==> flow/design.v <==
module sd_card_detect #(
  parameter DebouncePeriod = 5000000
) (
  input  logic clk_i,
  input  logic rst_ni,
  input  logic card_detect_pin_level_i,
  output logic card_state_stable_o,
  output logic card_inserted_o,
  output logic card_insertion_o,
  output logic card_removal_o
);
  localparam COUNTER_WIDTH = $clog2(DebouncePeriod);
  logic [COUNTER_WIDTH-1:0] counter_q, counter_d;
  logic card_detect_pin_level_q;
  logic card_state_stable_q, card_state_stable_d;
  logic card_inserted_q, card_inserted_d;
  assign card_state_stable_o = card_state_stable_q;
  assign card_inserted_o = card_inserted_q;
  always_comb begin
    counter_d = counter_q;
    card_state_stable_d = card_state_stable_q;
    card_inserted_d = card_inserted_q;
    card_insertion_o = 1'b0;
    card_removal_o = 1'b0;
    if (card_detect_pin_level_q != card_detect_pin_level_i) begin
      counter_d = DebouncePeriod - 1;
      card_state_stable_d = 1'b0;
      card_inserted_d = 1'b0;
      if (card_inserted_q) card_removal_o = 1'b1;
    end else if (!card_state_stable_q) begin
      counter_d = counter_q - 1;
      if (counter_q == 0) begin
        card_state_stable_d = 1'b1;
        card_inserted_d = card_detect_pin_level_i;
        if (card_detect_pin_level_i) card_insertion_o = 1'b1;
      end
    end
  end
  always_ff @(posedge clk_i or negedge rst_ni) begin
    if (!rst_ni) begin
      counter_q <= DebouncePeriod - 1;
      card_detect_pin_level_q <= 1'b0;
      card_state_stable_q <= 1'b0;
      card_inserted_q <= 1'b0;
    end
    else begin
      counter_q <= counter_d;
      card_detect_pin_level_q <= card_detect_pin_level_i;
      card_state_stable_q <= card_state_stable_d;
      card_inserted_q <= card_inserted_d;
    end
  end
endmodule
Tool chain data of sd_card_detect
Tool output for the design above, in the order of the flow.
Lines are those of the file above, counted from 1.
Operators: Yosys type, input widths -> output width; for muxes data width and select width s.
Library cell names are shortened.
Not given: n/a
- top: sd_card_detect
- clock: clk_i
- cell library: sky130hd
- library corner: tt_025C_1v80

Word level
Yosys after proc, flatten, opt, wreduce and memory -nomap, before mapping. Memory bits, and registers merged into a memory's read port (data or address), are not among the register bits. Print and check cells are not counted. Equal cells are merged and count once.
- bits in read-only memories at 0
- clocked read ports x word width at 0
- noted bits in latches: 0
- bits in writable memories at 0
- memories kept at 0
- output and inout port bits at 4
- noted bits in registers: 26
- word-level cells: 24
- noted input port bits: 3
- noted mux-type cells: 14
- equal/unequal tests at 2
- noted reductions and logical operators: 3
- noted divide/modulo/power cells: 0
- $add $sub $neg at 1
- order comparisons: 0
- multiply operators at 0
- noted shifts and indexed selects: 0
- noted bitwise gates (word level): 0
- operators with widths (kind ; count):
    $mux 23 ; 2
    $sub 23x1->23 const B ; 1
    $logic_not 23->1 ; 1
    $mux 1 ; 12
    $ne 2x1->1 const B ; 1
    $reduce_and 2->1 ; 1
    $reduce_bool 2->1 ; 1
    $ne 1x1->1 ; 1

Depth
Longest topological path by Yosys (ltp), each cell counted once; first at word level (registers and memories cut), then after technology mapping (sequential cells cut; the memories' decode and read muxes count).
- word-level depth: 4
- ABC_AREA: 0
- depth in mapped cells: 6
- gate-level depth less buffers at 6

Mapped cells and area
The flow's flattened synthesis, as Yosys stat reports it; memories are mapped. The netlist is that of the ABC_AREA named above (0 if unset); the other value can give another one.
- noted area of sequential cells: 666.9 um^2
- buffers at 5
- flip-flops: 26
- cell area after synthesis at 1402.6 um^2
- mapped cells at 137
- cell types (type ; count):
    dfstp_2 ; 13
    dfrtp_1 ; 13
    xor2_1 ; 7
    o31ai_1 ; 6
    or4_1 ; 6
    nor4_4 ; 2
    nand2_1 ; 10
    nor2_1 ; 10
    nand3_1 ; 7
    mux2_2 ; 3
    a21oi_1 ; 6
    o21ai_0 ; 6
    a31oi_1 ; 4
    ha_1 ; 2
    nor2b_1 ; 4
    nand4b_4 ; 1
    nand2b_1 ; 3
    nor4_1 ; 3
Not listed: further types 19, cells in them 31.

Worst setup path after synthesis
Path of least setup slack by OpenSTA after synthesis, without wires, with an ideal clock, recovery checks aside; 20% of the period is set as input and as output delay. Where synthesis merged equal registers, the netlist keeps one of their names.
- kind: flip-flop to output port
- start point: register counter_q[0]
- end point: output port card_insertion_o
- delay of the path: 1.684 ns
- external output delay at 0.410 ns
- period at 2.05 ns
- noted required time: 1.640 ns
- path buffers at 0
- noted stages: 7
- noted slack: -0.044 ns
- arrival time at 1.684 ns
- period reached after synthesis at 2.094 ns
"delay of the path" = arrival - input delay + setup time.
At an output port there is no setup time.
"stages" counts driving pins, that of a launching flip-flop among them; a cell with two outputs on the path counts twice.
"period reached after synthesis" = period - worst setup slack (recovery checks aside). The figure is calculated, with input and output delays left at 20% of the set period.
Between the ends stands the longest chain of elaborated cells between them, by number of cells; it is not shown to be the way that was timed. Of several equally long chains one is given.
A line is the first line of the expression or statement that the cell stems from. Yosys adds cells for indexed reads and writes and turns some case tables into memories.
- cells stage by stage: dfstp_2 > inv_1 > ha_1 > nor4b_1 > nor2b_1 > nand3_1 > nor3b_1
- length of the longest elaborated chain: 4
- ends and longest elaborated chain, post-synthesis (what ; line ; RTL):
    start, declared ; 13 ; logic [COUNTER_WIDTH-1:0] counter_q, counter_d;
    start, assigned ; 41 ; counter_q <= DebouncePeriod - 1;
    start, assigned ; 47 ; counter_q <= counter_d;
    $logic_not 23->1 ; 32 ; if (counter_q == 0) begin
    $mux 1 ; 32 ;
    $mux 1 ; 30 ; end else if (!card_state_stable_q) begin
    $mux 1 ; 25 ; if (card_detect_pin_level_q != card_detect_pin_level_i) begin
    end, declared ; 9 ; output logic card_insertion_o,

Worst path after layout
From the final timing report of flow run A: the path of least setup slack in the routed layout; clock arrival at registers is part of the times.
- kind: flip-flop to output port
- start point: register counter_q[19]
- end point: output port card_insertion_o
- external output delay at 0.31 ns
- noted stages: 6
- noted slack: -0.70 ns
- noted required time: 1.25 ns
- path buffers at 1
- arrival time at 1.95 ns
- period at 1.56 ns
Between the ends stands the longest chain of elaborated cells between them, by number of cells; it is not shown to be the way that was timed. Of several equally long chains one is given.
- cells stage by stage: dfstp_2 > or4_4 > nor4_4 > nand3_1 > nor3b_2 > buf_2
- length of the longest elaborated chain: 4
- ends and longest elaborated chain, post-layout (what ; line ; RTL):
    start, declared ; 13 ; logic [COUNTER_WIDTH-1:0] counter_q, counter_d;
    start, assigned ; 41 ; counter_q <= DebouncePeriod - 1;
    start, assigned ; 47 ; counter_q <= counter_d;
    $logic_not 23->1 ; 32 ; if (counter_q == 0) begin
    $mux 1 ; 32 ;
    $mux 1 ; 30 ; end else if (!card_state_stable_q) begin
    $mux 1 ; 25 ; if (card_detect_pin_level_q != card_detect_pin_level_i) begin
    end, declared ; 9 ; output logic card_insertion_o,

## Implementation results

Measured data: module sd_card_detect, platform sky130hd, 2 stored runs of the flow under differing settings, order arbitrary. Input and output delays are each 20% of the period that was set; the output load is 0.01 pF.
"period reached" is the run's clock period less its worst setup slack. It is reckoned from that one timing run; input and output delays stay at 20% of the period that was set.
"critical setup path time" = time allowed to the worst setup path (clock period - input delay - output delay, where it has them) - its slack; a late launch clock adds to it, a late capture clock takes from it.
"total power after layout": no workload was simulated; the value follows from the tool's default switching activity.

Flow run A
Settings were period_ns = 1.56; CAP_MARGIN = 20; CORE_MARGIN = 2; CORE_UTILIZATION = 40; SLEW_MARGIN = 20
- critical setup path time at 1.95 ns
- kind of the worst setup path: flip-flop to output port
- post-synthesis cell area at 1,402.6 um^2
- noted the setup slack of the worst path: -0.703 ns
- noted the area of the die: 3,996.1 um^2
- period reached at 2.263 ns
- noted the post-route utilization: 0.687
- standard-cell area after routing at 2,311.0 um^2
- final setup TNS at -3.409 ns
- total power after layout: 0.001241 W

Flow run B
Settings were period_ns = 2.9; CORE_UTILIZATION = 19; PLACE_DENSITY_LB_ADDON = 0.2; CORE_ASPECT_RATIO = 0.63; CORE_MARGIN = 6; CELL_PAD_IN_SITES_DETAIL_PLACEMENT = 0; ABC_AREA = 1; CAP_MARGIN = 10; SLEW_MARGIN = 40; MAX_ROUTING_LAYER = met4
- critical setup path time at 2.15 ns
- kind of the worst setup path: flip-flop to output port
- post-synthesis cell area at 1,514.0 um^2
- noted the setup slack of the worst path: 0.170 ns
- noted the area of the die: 10,311.5 um^2
- period reached at 2.730 ns
- noted the post-route utilization: 0.242
- standard-cell area after routing at 1,838.0 um^2
- final setup TNS at 0.000 ns
- total power after layout: 0.0008782 W
